==> flow/design.v <==
module ADD_imm(
	input i_Clk,
	input i_Rst,
	input i_Enb,
	input [31:0] iv_Dir,
	input [31:0] iv_imm,
	output [31:0] ov_Dir_shift
);
reg [31:0] ov_Dir_shift_Q;
reg [31:0] ov_Dir_shift_D;
assign ov_Dir_shift = ov_Dir_shift_Q;
always@(posedge i_Clk or posedge i_Rst)
begin
	if(i_Rst)
	begin
		ov_Dir_shift_Q <= 0;
	end
	else if(i_Enb)
	begin
		ov_Dir_shift_Q <= ov_Dir_shift_D;
	end
	else
	begin
		ov_Dir_shift_Q <= ov_Dir_shift_Q;
	end
end
always@*
begin
	ov_Dir_shift_D = iv_Dir + {iv_imm[29:0],2'b00};
end
endmodule 
Step by step through the tools: ADD_imm

The steps from the RTL of ADD_imm to its reports follow in flow order.
Line numbers count from 1 in the design file above.
Operators: Yosys type, input widths -> output width; for muxes data width and select width s.
A cell with n/a has no value.

Design top: ADD_imm
Clock port: i_Clk
Standard-cell library: sky130hd
Timing corner: tt_025C_1v80

Word-level counts

Yosys after proc, flatten, opt, wreduce and memory -nomap, before mapping. Enables and synchronous resets that opt folds into registers are not counted as muxes. Memory bits, and registers merged into a memory's read port (data or address), are not among the register bits. Print and check cells are not counted. Equal cells are merged and count once.

Flip-flop bits (word level): 32
Elaborated cells: 2
Input port bits: 67

Add/sub/neg operators: 1

Operators with widths:

| operator       | number |
| $add 32x32->32 | 1 |

Longest topological paths

Depth = most cells in a row (Yosys ltp): at word level without a register or memory, in the mapped netlist without a sequential cell, where the memories' decode and read muxes count.

Depth in word-level cells: 1
ABC_AREA: 0
Mapped depth: 10
Gate-level depth less buffers: 10

Mapped cells and area

Yosys stat after the flow's synthesis: flattened, memories mapped to cells. It holds for the ABC_AREA given above (unset counts as 0); a run with the other value may have another netlist.
Totals and module areas in this step are rounded.

Standard cells after synthesis: 318
Buffers: 12
Mapped area: 2910 um2
Mapped flip-flops: 32

Cells by type:

| type                      | number | area in all (um2) |
| sky130_fd_sc_hd__dfrtp_1  | 32     | 800.768 |
| sky130_fd_sc_hd__ha_1     | 29     | 362.848 |
| sky130_fd_sc_hd__mux2_2   | 17     | 191.434 |
| sky130_fd_sc_hd__a21oi_1  | 26     | 130.125 |
| sky130_fd_sc_hd__a21o_1   | 15     | 112.608 |
| sky130_fd_sc_hd__xnor2_1  | 12     | 105.101 |
| sky130_fd_sc_hd__nand2_1  | 27     | 101.347 |
| sky130_fd_sc_hd__o21ai_0  | 16     | 80.077 |
| sky130_fd_sc_hd__nor2_1   | 19     | 71.318 |
| sky130_fd_sc_hd__o21a_1   | 6      | 45.043 |
| sky130_fd_sc_hd__xor2_1   | 5      | 43.792 |
| sky130_fd_sc_hd__clkbuf_8 | 3      | 41.29 |
| sky130_fd_sc_hd__nand3_1  | 8      | 40.038 |
| sky130_fd_sc_hd__inv_1    | 10     | 37.536 |
| sky130_fd_sc_hd__nand4_1  | 6      | 37.536 |
| sky130_fd_sc_hd__a21oi_2  | 4      | 35.034 |
| sky130_fd_sc_hd__a211oi_1 | 4      | 30.029 |
| sky130_fd_sc_hd__nor3_1   | 6      | 30.029 |

Not listed: further types 45, cells in them 73.

Timing after synthesis

OpenSTA on the mapped netlist: ideal clock, no wires. The path of least setup slack (recovery checks aside). Input and output delay are each 20% of the period. Register names are those of the netlist, which keeps one name where synthesis merged equal registers.

Path kind: input to register
Start point: input port iv_Dir[2]
End point: register ov_Dir_shift_Q[24]
Stages on the path: 10
Setup slack: 0.968 ns
Buffers on the path: 0
Period: 3.76 ns
Path delay: 2.039 ns
Library setup time: 0.095 ns
Launch time at the first pin: 0.752 ns
Arrival: 2.696 ns
Synthesis period reached: 2.792 ns

"path delay" = arrival - input delay + setup time.
"stages on the path" counts driving pins, that of a launching flip-flop among them; a cell with two outputs on the path counts twice.
"synthesis period reached" is the clock period less the worst setup slack; recovery checks do not enter. This is arithmetic on one report: input and output delays are still those of the set period (20% each).
The rows between start and end are the longest chain of elaborated cells between them; the timing report does not say that the signal goes this way. Where chains are equally long, one stands for them.
Each line given opens the expression or statement behind the cell; cells for indexed reads and writes are added by Yosys, which also makes memories of some case tables.
A register here has more assigning lines than the two given.

Cells stage by stage: sky130_fd_sc_hd__ha_1 -> sky130_fd_sc_hd__inv_1 -> sky130_fd_sc_hd__fa_1 -> sky130_fd_sc_hd__nor2b_4 -> sky130_fd_sc_hd__o2111ai_2 -> sky130_fd_sc_hd__a21oi_2 -> sky130_fd_sc_hd__o31ai_4 -> sky130_fd_sc_hd__a2111oi_4 -> sky130_fd_sc_hd__nor4_1 -> sky130_fd_sc_hd__o31ai_1
Length of the longest elaborated chain: 1

RTL lines, path post-synthesis:

| item            | RTL line | source |
| start, declared | 5        | `input [31:0] iv_Dir,` |
| $add 32x32->32  | 29       | `ov_Dir_shift_D = iv_Dir + {iv_imm[29:0],2'b00};` |
| end, assigned   | 20       | `ov_Dir_shift_Q <= ov_Dir_shift_D;` |
| end, assigned   | 24       | `ov_Dir_shift_Q <= ov_Dir_shift_Q;` |
| end, declared   | 9        | `reg [31:0] ov_Dir_shift_Q;` |

Worst path after layout

Path of least setup slack in the final report of run A (OpenROAD, finished layout, wires in). Where an end is a register, its clock arrival counts in the times.

Path kind: input to register
Start point: input port iv_Dir[2]
End point: register ov_Dir_shift_Q[24]
Arrival: 3.42 ns
Setup slack: 0.69 ns
Buffers on the path: 1
Period: 3.94 ns
Library setup time: 0.11 ns
Stages on the path: 11
Launch time at the first pin: 0.79 ns

The rows between start and end are the longest chain of elaborated cells between them; the timing report does not say that the signal goes this way. Where chains are equally long, one stands for them.
A register here has more assigning lines than the two given.

Cells stage by stage: sky130_fd_sc_hd__clkdlybuf4s50_1 -> sky130_fd_sc_hd__ha_1 -> sky130_fd_sc_hd__inv_1 -> sky130_fd_sc_hd__fa_1 -> sky130_fd_sc_hd__nor2b_4 -> sky130_fd_sc_hd__o2111ai_2 -> sky130_fd_sc_hd__a21oi_4 -> sky130_fd_sc_hd__o31ai_4 -> sky130_fd_sc_hd__a2111oi_4 -> sky130_fd_sc_hd__nor4_1 -> sky130_fd_sc_hd__o31ai_1
Length of the longest elaborated chain: 1

RTL lines, path after layout:

| item            | RTL line | source |
| start, declared | 5        | `input [31:0] iv_Dir,` |
| $add 32x32->32  | 29       | `ov_Dir_shift_D = iv_Dir + {iv_imm[29:0],2'b00};` |
| end, assigned   | 20       | `ov_Dir_shift_Q <= ov_Dir_shift_D;` |
| end, assigned   | 24       | `ov_Dir_shift_Q <= ov_Dir_shift_Q;` |
| end, declared   | 9        | `reg [31:0] ov_Dir_shift_Q;` |

Appendix: measured runs

Top module ADD_imm; platform sky130hd; tools Yosys and OpenROAD; 2 stored runs in no particular order. Input and output delays are each 20% of the period that was set; the output load is 0.01 pF.
"clock period achieved" = clock period - worst setup slack. The figure is calculated, with input and output delays left at 20% of the set period.
"worst path time" = time allowed to the worst setup path (clock period - input delay - output delay, where it has them) - its slack; a late launch clock adds to it, a late capture clock takes from it.
"total power after layout" rests on the timing tool's default activity at the inputs, not on a simulated workload.
The measured numbers are rounded.
Among the settings, - means not set for that run.

| item                                   | run A             | run B             |
| period_ns                              | 3.94              | 2.77              |
| CORE_UTILIZATION                       | 33                | 15                |
| SETUP_SLACK_MARGIN                     | 0.45              | 0.82              |
| PLACE_DENSITY                          | 0.7               | -                 |
| CORE_ASPECT_RATIO                      | 0.52              | -                 |
| CELL_PAD_IN_SITES_DETAIL_PLACEMENT     | 0                 | -                 |
| TNS_END_PERCENT                        | 75                | -                 |
| GPL_ROUTABILITY_DRIVEN                 | 0                 | -                 |
| CAP_MARGIN                             | 25                | 0                 |
| SLEW_MARGIN                            | 15                | 20                |
| MIN_ROUTING_LAYER                      | met1              | -                 |
| CORE_MARGIN                            | 2                 | 2                 |
| PLACE_DENSITY_LB_ADDON                 | -                 | 0.3               |
| GPL_TIMING_DRIVEN                      | -                 | 1                 |
| CTS_CLUSTER_DIAMETER                   | -                 | 152               |
| MAX_ROUTING_LAYER                      | -                 | met5              |
| die footprint (um2)                    | 9610              | 20500             |
| post-synthesis cell area (um2)         | 2910              | 2910              |
| total power after layout (mW)          | 1.52              | 2.54              |
| clock period achieved (ns)             | 3.246             | 2.349             |
| standard-cell area after routing (um2) | 4110              | 5830              |
| final utilization                      | 0.486             | 0.31              |
| worst setup slack after layout (ns)    | 0.694             | 0.421             |
| worst path time (ns)                   | 2.46              | 1.79              |
| critical path type                     | input to register | input to register |
